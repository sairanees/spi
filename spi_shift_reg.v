==> flow/design.v <==
module spi_shift_reg(
    rx_negedge, tx_negedge, byte_sel, latch, len, p_in, wb_clk_in, wb_rst,
    go, miso, lsb, sclk, cpol_0, cpol_1, p_out, last, mosi, tip
);
input rx_negedge, tx_negedge, wb_clk_in, wb_rst, go, miso, lsb, sclk, cpol_0, cpol_1;
input [3:0] byte_sel,latch;
input [3 - 1:0] len;
input [7 - 1:0] p_in;
output [7 - 1:0] p_out;
output reg tip, mosi;
output last;
reg [3:0] char_count;
reg [7 - 1:0] master_data;
reg [3 - 1:0] tx_bit_pos;
reg [3 - 1:0] rx_bit_pos;
wire rx_clk, tx_clk;
always @(posedge wb_clk_in or posedge wb_rst) begin
    if (wb_rst) begin
        char_count <= 0;
    end else begin
        if (tip) begin
            if (cpol_0) begin
                char_count <= char_count - 1;
            end
        end else 
            char_count <= {1'b0, len};   
    end
end
always @(posedge wb_clk_in or posedge wb_rst) begin
    if (wb_rst) begin
        tip <= 0;
    end else begin
         if (go && ~tip) begin
            tip <= 1;
        end else if (last && tip && cpol_0) begin
            tip <= 0;
        end
    end
end
assign last = ~(|char_count);
always @(posedge wb_clk_in or posedge wb_rst) begin
    if (wb_rst) begin
        mosi <= 0;
    end else begin
        if (tx_clk) begin
            mosi <= master_data[tx_bit_pos[3 - 1:0]];
        end
    end
end
assign tx_clk = ((tx_negedge) ? cpol_1 : cpol_0) && !last;
assign rx_clk = ((tx_negedge) ? cpol_1 : cpol_0) && (!last || sclk);
assign tx_bit_pos = lsb ? {!(|len), len} - char_count : char_count - {{3{1'b0}}, 1'b1};
assign rx_bit_pos = lsb ? {!(|len), len} - (rx_negedge ? char_count + {{3{1'b0}}, 1'b1} : char_count) : 
(rx_negedge ? char_count : char_count - {{3{1'b0}}, 1'b1});
assign p_out = master_data;
always @(posedge wb_clk_in or posedge wb_rst) begin
    if (wb_rst)
        master_data <= {7{1'b0}};
else if (latch[0] && !tip) 
begin   
    if (byte_sel[0]) 
    begin
        master_data[7:0] <= p_in[7:0];
    end
end
else
  begin
    if (rx_clk) 
        master_data[rx_bit_pos[3 - 1:0]] <= miso;
    end
end
endmodule
# Reports on spi_shift_reg

The steps from the RTL of spi_shift_reg to its reports follow in flow order.
Line numbers count from 1 in the design file above.
Operators: Yosys type, input widths -> output width; for muxes data width and select width s.
Cell names lack the library's common part.
The mark - stands for no value.

Top: spi_shift_reg
Clock port: wb_clk_in
Library: sky130hd
Corner: tt_025C_1v80

# Word-level counts

Yosys after proc, flatten, opt, wreduce and memory -nomap, before mapping. Memory bits, and registers merged into a memory's read port (data or address), are not among the register bits. Print and check cells are not counted. Equal cells are merged and count once.

Add/subtract/negate cells: 6
Equality and inequality tests: 2
Shift-type cells: 3
Mux-type cells: 12
Bitwise gates (word level): 5
Reductions and logical operators: 12

Operators by type and width:

| cell                  | number |
| $mux 7                | 3 |
| $mux 3                | 4 |
| $mux 4                | 2 |
| $shift 1x4->7         | 1 |
| $shift 1x4->7 const A | 1 |
| $shiftx 7x3->1        | 1 |
| $and 7x7->7           | 1 |
| $or 7x7->7            | 1 |
| $not 7->7             | 1 |
| $logic_and 1x1->1     | 6 |
| $sub 3x3->3           | 2 |
| $ne 2x2->1 const B    | 2 |
| $reduce_bool 2->1     | 2 |
| $neg 3->4             | 1 |
| $sub 4x1->4 const B   | 1 |
| $reduce_or 4->1       | 1 |
| $add 3x1->3 const B   | 1 |
| $sub 3x1->3 const B   | 1 |
| $mux 1                | 3 |
| $not 1->1             | 2 |
| $reduce_and 2->1      | 1 |
| $logic_or 1x1->1      | 1 |
| $logic_not 1->1       | 1 |

Flip-flop bits (word level): 13
Input bits: 28
Output and inout port bits: 10
Cells after elaboration: 44

# Longest topological paths

Depth = most cells in a row (Yosys ltp): at word level without a register or memory, in the mapped netlist without a sequential cell, where the memories' decode and read muxes count.

Depth in word-level cells: 11
ABC_AREA: 0
Mapped depth: 12
Depth with buffers taken out: 12

# After synthesis

Source: synth_stat.txt of the flow (Yosys; design flattened, memories mapped). It holds for the ABC_AREA given above (unset counts as 0); a run with the other value may have another netlist.

Cells by type:

| cell type | number | total area (µm²) |
| dfrtp_1   | 13     | 325.312 |
| ha_1      | 7      | 87.584 |
| nand2_1   | 19     | 71.318 |
| mux2i_1   | 6      | 60.058 |
| inv_1     | 15     | 56.304 |
| o211ai_1  | 7      | 52.55 |
| o21ai_0   | 10     | 50.048 |
| fa_1      | 2      | 40.038 |
| nand2b_1  | 5      | 31.28 |
| xnor2_1   | 3      | 26.275 |
| xor2_1    | 3      | 26.275 |
| mux4_2    | 1      | 22.522 |
| nor2_1    | 6      | 22.522 |
| o211ai_4  | 1      | 21.27 |
| a31oi_1   | 3      | 18.768 |
| nor2b_1   | 3      | 18.768 |
| xnor2_2   | 1      | 16.266 |
| xor2_2    | 1      | 16.266 |

Other cell types: 27; their cells: 34.

Mapped cells: 140
Chip area (Yosys): 1212.4 µm²
Sequential area: 325.3 µm²
Mapped flip-flops: 13
Buffers: 5

# Worst setup path after synthesis

Path of least setup slack by OpenSTA after synthesis, without wires, with an ideal clock, recovery checks aside; 20% of the period is set as input and as output delay. Where synthesis merged equal registers, the netlist keeps one of their names.

Kind: input to register
From: input rx_negedge
To: register master_data[0]
Period: 3.91 ns
Input delay: 0.782 ns
Library setup time: 0.126 ns
Launch time at the first pin: 0.782 ns
Arrival time: 3.192 ns
Required time: 3.784 ns
Slack: 0.592 ns
Path delay: 2.536 ns
Driving pins on the path: 11
Path buffers: 1
Period reached after synthesis: 3.318 ns

"path delay" is the arrival time less input delay plus setup time.
"driving pins on the path": output pins that drive a net of the path, with the launching flip-flop's if there is one; two outputs of one cell count as two.
"period reached after synthesis" is the clock period less the worst setup slack; recovery checks do not enter. This is arithmetic on one report: input and output delays are still those of the set period (20% each).
Between the ends stands the longest chain of elaborated cells between them, by number of cells; it is not shown to be the way that was timed. Of several equally long chains one is given.
A line is the first line of the expression or statement that the cell stems from. Yosys adds cells for indexed reads and writes and turns some case tables into memories.
Where a signal picks the word or bit written, the line may be left out of the assigning lines.

Cell sequence: buf_2 -> xor2_1 -> ha_1 -> fa_1 -> nor2b_1 -> a31oi_1 -> ha_1 -> nor3b_1 -> nand3_1 -> mux2i_1 -> a221o_1
Cells in the longest elaborated chain: 10
Elaborated cells between the ends (all ways): 12
RTL lines with such cells: 5
Classes of those cells: 2 x add/sub; 2 x shift; 5 x mux; 3 x logic

RTL lines, path after synthesis:

| what          | line | RTL |
| from (decl)   | 5    | `input rx_negedge, tx_negedge, wb_clk_in, wb_rst, go, miso, lsb, sclk, cpol_0, cpol_1;` |
| $mux 3        | 53   | `assign rx_bit_pos = lsb ? {!(\|len), len} - (rx_negedge ? char_count + {{3{1'b0}}, 1'b1} : char_count) :` |
| $sub 3x3->3   | 53   |  |
| $mux 3        | 53   |  |
| $neg 3->4     | 69   | `master_data[rx_bit_pos[3 - 1:0]] <= miso;` |
| $shift 1x4->7 | 69   |  |
| $not 7->7     | 69   |  |
| $and 7x7->7   | 69   |  |
| $or 7x7->7    | 69   |  |
| $mux 7        | 68   | `if (rx_clk)` |
| $mux 7        | 59   | `else if (latch[0] && !tip)` |
| to (assign)   | 58   | `master_data <= {7{1'b0}};` |
| to (assign)   | 63   | `master_data[7:0] <= p_in[7:0];` |
| to (decl)     | 13   | `reg [7 - 1:0] master_data;` |

# Path in the finished layout

From the final timing report of flow run A: the path of least setup slack in the routed layout; clock arrival at registers is part of the times.

Kind: input to register
From: input len[0]
To: register master_data[0]
Period: 4.22 ns
Input delay: 0.84 ns
Library setup time: 0.11 ns
Launch time at the first pin: 0.84 ns
Arrival time: 3.62 ns
Required time: 4.35 ns
Slack: 0.73 ns
Driving pins on the path: 11
Path buffers: 1

Between the ends stands the longest chain of elaborated cells between them, by number of cells; it is not shown to be the way that was timed. Of several equally long chains one is given.
Where a signal picks the word or bit written, the line may be left out of the assigning lines.

Cell sequence: clkdlybuf4s50_1 -> inv_1 -> ha_1 -> fa_1 -> nor2b_1 -> a31oi_4 -> ha_2 -> nor3b_1 -> nand3_1 -> mux2i_1 -> a221o_1
Cells in the longest elaborated chain: 9
Elaborated cells between the ends (all ways): 10
RTL lines with such cells: 4
Classes of those cells: 2 x add/sub; 2 x shift; 3 x mux; 3 x logic

RTL lines, path after layout:

| what          | line | RTL |
| from (decl)   | 7    | `input [3 - 1:0] len;` |
| $sub 3x3->3   | 53   | `assign rx_bit_pos = lsb ? {!(\|len), len} - (rx_negedge ? char_count + {{3{1'b0}}, 1'b1} : char_count) :` |
| $mux 3        | 53   |  |
| $neg 3->4     | 69   | `master_data[rx_bit_pos[3 - 1:0]] <= miso;` |
| $shift 1x4->7 | 69   |  |
| $not 7->7     | 69   |  |
| $and 7x7->7   | 69   |  |
| $or 7x7->7    | 69   |  |
| $mux 7        | 68   | `if (rx_clk)` |
| $mux 7        | 59   | `else if (latch[0] && !tip)` |
| to (assign)   | 58   | `master_data <= {7{1'b0}};` |
| to (assign)   | 63   | `master_data[7:0] <= p_in[7:0];` |
| to (decl)     | 13   | `reg [7 - 1:0] master_data;` |

Top module spi_shift_reg; platform sky130hd; tools Yosys and OpenROAD; 2 stored runs in no particular order. Input and output delays are each 20% of the period that was set; the output load is 0.01 pF.
By "achieved clock period" is meant the clock period of the run minus its worst setup slack. This is arithmetic on one report: input and output delays are still those of the set period (20% each).
"time on the worst setup path": the worst setup path's part of the clock period (all of it between registers, 20% less for each end at a port) less its slack. A launch clock that arrives late makes it longer, a capture clock that arrives late makes it shorter.
By "total power of the final layout" is meant OpenSTA's value without simulated activity: inputs other than the clock are taken to toggle once in ten clock periods, and the tool carries that through the logic.
Among the settings, n/a means not set for that run.

| name                                  | flow run A        | flow run B        |
| period_ns                             | 4.22              | 4.62              |
| CORE_UTILIZATION                      | 17                | 40                |
| SETUP_SLACK_MARGIN                    | 0.46              | n/a               |
| PLACE_DENSITY_LB_ADDON                | 0.25              | n/a               |
| CORE_ASPECT_RATIO                     | 0.81              | n/a               |
| CORE_MARGIN                           | 7                 | 2                 |
| CELL_PAD_IN_SITES_GLOBAL_PLACEMENT    | 0                 | n/a               |
| GPL_TIMING_DRIVEN                     | 0                 | n/a               |
| CTS_CLUSTER_SIZE                      | 69                | n/a               |
| CAP_MARGIN                            | 20                | 20                |
| SLEW_MARGIN                           | 20                | 20                |
| chip area in the Yosys report (µm²)   | 1212.4            | 1212.4            |
| full die area (µm²)                   | 9705.7            | 3487.5            |
| standard-cell area after layout (µm²) | 1674.1            | 1582.8            |
| utilization (%)                       | 24.4              | 55.9              |
| lowest setup slack (ns)               | 0.732             | 0.862             |
| total negative setup slack (ns)       | 0.000             | 0.000             |
| worst hold slack after layout (ns)    | 0.530             | 0.519             |
| total power of the final layout (W)   | 0.001046          | 0.000921          |
| achieved clock period (ns)            | 3.488             | 3.758             |
| time on the worst setup path (ns)     | 2.64              | 2.83              |
| worst path kind                       | input to register | input to register |
